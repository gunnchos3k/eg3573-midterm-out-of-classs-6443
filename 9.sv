==> flow/design.v <==
module adder_subtractor (
  input wire clk,
  input wire mode,
  input wire [31:0] a,
  input wire [31:0] b,
  output reg [31:0] sum
);
  always @(posedge clk) begin
    if (mode == 1'b0)
      sum <= a + b;
    else
      sum <= a - b;
  end
endmodule
== From RTL to reports: adder_subtractor ==
The steps from the RTL of adder_subtractor to its reports follow in flow order.
Line numbers count from 1 in the design file above.
Not given: -
Design
  top module: adder_subtractor
  clock port: clk
  library: sky130hd
  corner: tt_025C_1v80

== Word-level counts ==
Counts by Yosys on the flattened word-level netlist (proc, flatten, opt, wreduce; memories kept). Register bits leave out memories and registers merged into their read ports (data or address); mux counts leave out enables and synchronous resets folded into registers. Print and check cells are left out. Cells with the same type and inputs are merged into one.
Cells by class
  $add $sub $neg: 2
  multiplexer cells: 1
Operators by type and width (number)
  32-bit adder: 1
  32-bit subtractor: 1
  32-bit 2-to-1 mux: 1
Storage and ports
  flip-flop bits (word level): 32
  output and inout bits: 32
  elaborated cells: 4

== Longest topological paths ==
Yosys ltp: most cells in a row. Word level: on the elaborated netlist, between registers, memories and ports. Mapped: between sequential cells and ports; inverters and the memories' decode and read muxes count.
Logic depth
  word-level depth: 2
  ABC_AREA: 0
  gate-level depth with buffers: 15
  depth with buffers taken out: 14

== After synthesis ==
Yosys stat after the flow's synthesis: flattened, memories mapped to cells. It holds for the ABC_AREA given above (unset counts as 0); a run with the other value may have another netlist.
Mapped netlist
  cell count: 388
  synthesis area: 3039.2 um^2
  sequential area: 640.6 um^2
  flip-flop cells: 32
  buffer cells: 11
Cells by type (number)
  sky130_fd_sc_hd__dfxtp_1: 32
  sky130_fd_sc_hd__ha_1: 32
  sky130_fd_sc_hd__xnor2_1: 42
  sky130_fd_sc_hd__a21oi_1: 49
  sky130_fd_sc_hd__nor2_1: 38
  sky130_fd_sc_hd__a21o_1: 14
  sky130_fd_sc_hd__xor2_1: 12
  sky130_fd_sc_hd__nand2_1: 19
  sky130_fd_sc_hd__nor3_1: 14
  sky130_fd_sc_hd__o21ai_0: 14
  sky130_fd_sc_hd__inv_1: 18
  sky130_fd_sc_hd__o21bai_1: 6
  sky130_fd_sc_hd__and3_1: 7
  sky130_fd_sc_hd__nand4_1: 7
  sky130_fd_sc_hd__clkbuf_1: 10
  sky130_fd_sc_hd__o21a_1: 5
  sky130_fd_sc_hd__or3_1: 6
  sky130_fd_sc_hd__a221oi_1: 4
Other cell types: 38; their cells: 59.

== Worst setup path after synthesis ==
Path of least setup slack by OpenSTA after synthesis, without wires, with an ideal clock, recovery checks aside; 20% of the period is set as input and as output delay. Where synthesis merged equal registers, the netlist keeps one of their names.
Path post-synthesis
  kind: input -> register
  start: input b[3]
  end: register sum[30]
  period: 4.92 ns
  external input delay: 0.984 ns
  setup time: 0.146 ns
  launch time at the first pin: 0.984 ns
  arrival time: 3.887 ns
  setup slack: 0.888 ns
  delay of the path: 3.049 ns
  stages on the path: 13
  synthesis period reached: 4.032 ns
"delay of the path" = arrival - input delay + setup time.
"stages on the path": output pins that drive a net of the path, with the launching flip-flop's if there is one; two outputs of one cell count as two.
"synthesis period reached" is the clock period less the worst setup slack; recovery checks do not enter. This is arithmetic on one report: input and output delays are still those of the set period (20% each).
The rows between start and end are the longest chain of elaborated cells between them; the timing report does not say that the signal goes this way. Where chains are equally long, one stands for them.
A line is the first line of the expression or statement that the cell stems from. Yosys adds cells for indexed reads and writes and turns some case tables into memories.
On the way, post-synthesis
  path through: sky130_fd_sc_hd__or3_1 sky130_fd_sc_hd__nor4_1 sky130_fd_sc_hd__and3b_1 sky130_fd_sc_hd__a21o_1 sky130_fd_sc_hd__o21ai_0 sky130_fd_sc_hd__xnor2_1 sky130_fd_sc_hd__ha_1 sky130_fd_sc_hd__clkbuf_1 sky130_fd_sc_hd__or3_1 sky130_fd_sc_hd__o221ai_1 sky130_fd_sc_hd__o22ai_1 sky130_fd_sc_hd__o41ai_1 sky130_fd_sc_hd__o311ai_0
  length of the longest elaborated chain: 2
  elaborated cells between the ends (all ways): 3
  source lines of those cells: 3
RTL lines, path post-synthesis
  from (decl): line 5  | input wire [31:0] b,
  32-bit adder: line 10  | sum <= a + b;
  32-bit 2-to-1 mux: line 9  | if (mode == 1'b0)
  to (assign): line 10
  to (assign): line 12  | sum <= a - b;
  to (decl): line 6  | output reg [31:0] sum

== Timing after layout ==
Path of least setup slack in the final report of flow run B (OpenROAD, finished layout, wires in). Where an end is a register, its clock arrival counts in the times.
Path post-layout
  kind: input -> register
  start: input b[9]
  end: register sum[30]
  period: 3.22 ns
  external input delay: 0.64 ns
  setup time: 0.09 ns
  launch time at the first pin: 0.64 ns
  arrival time: 3.69 ns
  setup slack: -0.27 ns
  stages on the path: 16
The rows between start and end are the longest chain of elaborated cells between them; the timing report does not say that the signal goes this way. Where chains are equally long, one stands for them.
On the way, post-layout
  path through: sky130_fd_sc_hd__buf_6 sky130_fd_sc_hd__or4_4 sky130_fd_sc_hd__nor3_4 sky130_fd_sc_hd__nand2_4 sky130_fd_sc_hd__nor4_4 sky130_fd_sc_hd__nor2_2 sky130_fd_sc_hd__xnor2_2 sky130_fd_sc_hd__ha_1 sky130_fd_sc_hd__a21o_1 sky130_fd_sc_hd__a21o_1 sky130_fd_sc_hd__a21oi_2 sky130_fd_sc_hd__o22ai_2 sky130_fd_sc_hd__o41ai_2 sky130_fd_sc_hd__buf_4 sky130_fd_sc_hd__nand2_2 sky130_fd_sc_hd__o311ai_2
  length of the longest elaborated chain: 2
  elaborated cells between the ends (all ways): 3
  source lines of those cells: 3
RTL lines, path post-layout
  from (decl): line 5  | input wire [31:0] b,
  32-bit adder: line 10  | sum <= a + b;
  32-bit 2-to-1 mux: line 9  | if (mode == 1'b0)
  to (assign): line 10
  to (assign): line 12  | sum <= a - b;
  to (decl): line 6  | output reg [31:0] sum

Appendix: measured runs

Top module adder_subtractor; platform sky130hd; tools Yosys and OpenROAD; 2 stored runs in no particular order. Input and output delays are each 20% of the period that was set; the output load is 0.01 pF.
"achieved clock period (ns)" means the clock period less the worst setup slack. The figure is calculated, with input and output delays left at 20% of the set period.
"worst setup path time (ns)" is the time allowed to the run's worst setup path (the clock period less input and output delay, where it has them) less its slack. Clock arrival times count: a late capture clock shortens it, a late launch clock lengthens it.
"finish__power__total": no workload was simulated; the value follows from the tool's default switching activity.

Flow files of flow run A
==> flow/run.sh <==
#!/bin/bash
# the make line also repeats the synthesis and layout settings of config.mk as NAME=value (left out here)
make -C /OpenROAD-flow-scripts/flow DESIGN_CONFIG=/design/flow/config.mk WORK_HOME=/design/flow/orfs CLKGATE_MAP_FILE= finish
==> flow/config.mk <==
export PLATFORM = sky130hd
export DESIGN_NAME = adder_subtractor
export DESIGN_NICKNAME = adder_subtractor
export VERILOG_FILES = /design/flow/design.v
export SDC_FILE = /design/flow/constraint.sdc
export NUM_CORES = 4
export LEC_CHECK = 0
export CAP_MARGIN = 20
export CORE_ASPECT_RATIO = 1.06
export CORE_MARGIN = 2
export CORE_UTILIZATION = 69
export CTS_CLUSTER_SIZE = 84
export GPL_TIMING_DRIVEN = 1
export SETUP_SLACK_MARGIN = -0.14
export SLEW_MARGIN = 20
==> flow/constraint.sdc <==
create_clock -name core_clock -period 2.35 [get_ports {clk}]
set_input_delay 0.4700 -clock core_clock [delete_from_list [all_inputs] [get_ports {clk}]]
set_output_delay 0.4700 -clock core_clock [all_outputs]
set_load 0.01 [all_outputs]

report of flow run A: did not finish, place, GPL-0301

Flow files of flow run B
==> flow/run.sh <==
#!/bin/bash
# the make line also repeats the synthesis and layout settings of config.mk as NAME=value (left out here)
make -C /OpenROAD-flow-scripts/flow DESIGN_CONFIG=/design/flow/config.mk WORK_HOME=/design/flow/orfs CLKGATE_MAP_FILE= finish
==> flow/config.mk <==
export PLATFORM = sky130hd
export DESIGN_NAME = adder_subtractor
export DESIGN_NICKNAME = adder_subtractor
export VERILOG_FILES = /design/flow/design.v
export SDC_FILE = /design/flow/constraint.sdc
export NUM_CORES = 4
export LEC_CHECK = 0
export ABC_AREA = 0
export CAP_MARGIN = 10
export CELL_PAD_IN_SITES_GLOBAL_PLACEMENT = 1
export CORE_MARGIN = 2
export CORE_UTILIZATION = 38
export CTS_CLUSTER_DIAMETER = 265
export CTS_CLUSTER_SIZE = 84
export SETUP_SLACK_MARGIN = 0.9
export SLEW_MARGIN = 30
export TNS_END_PERCENT = 50
==> flow/constraint.sdc <==
create_clock -name core_clock -period 3.22 [get_ports {clk}]
set_input_delay 0.6440 -clock core_clock [delete_from_list [all_inputs] [get_ports {clk}]]
set_output_delay 0.6440 -clock core_clock [all_outputs]
set_load 0.01 [all_outputs]

report of flow run B
yosys chip area after synthesis (um^2): 3039.2
finish__design__die__area: 8729.2
finish__design__instance__area__stdcell: 5805.6
finish__design__instance__utilization: 0.7513
finish__timing__setup__ws: -0.269
finish__timing__setup__tns: -2.446
finish__timing__hold__ws: 0.861
finish__power__total: 2.404e-03
achieved clock period (ns): 3.489
worst setup path time (ns): 2.85
worst setup path kind: input -> register
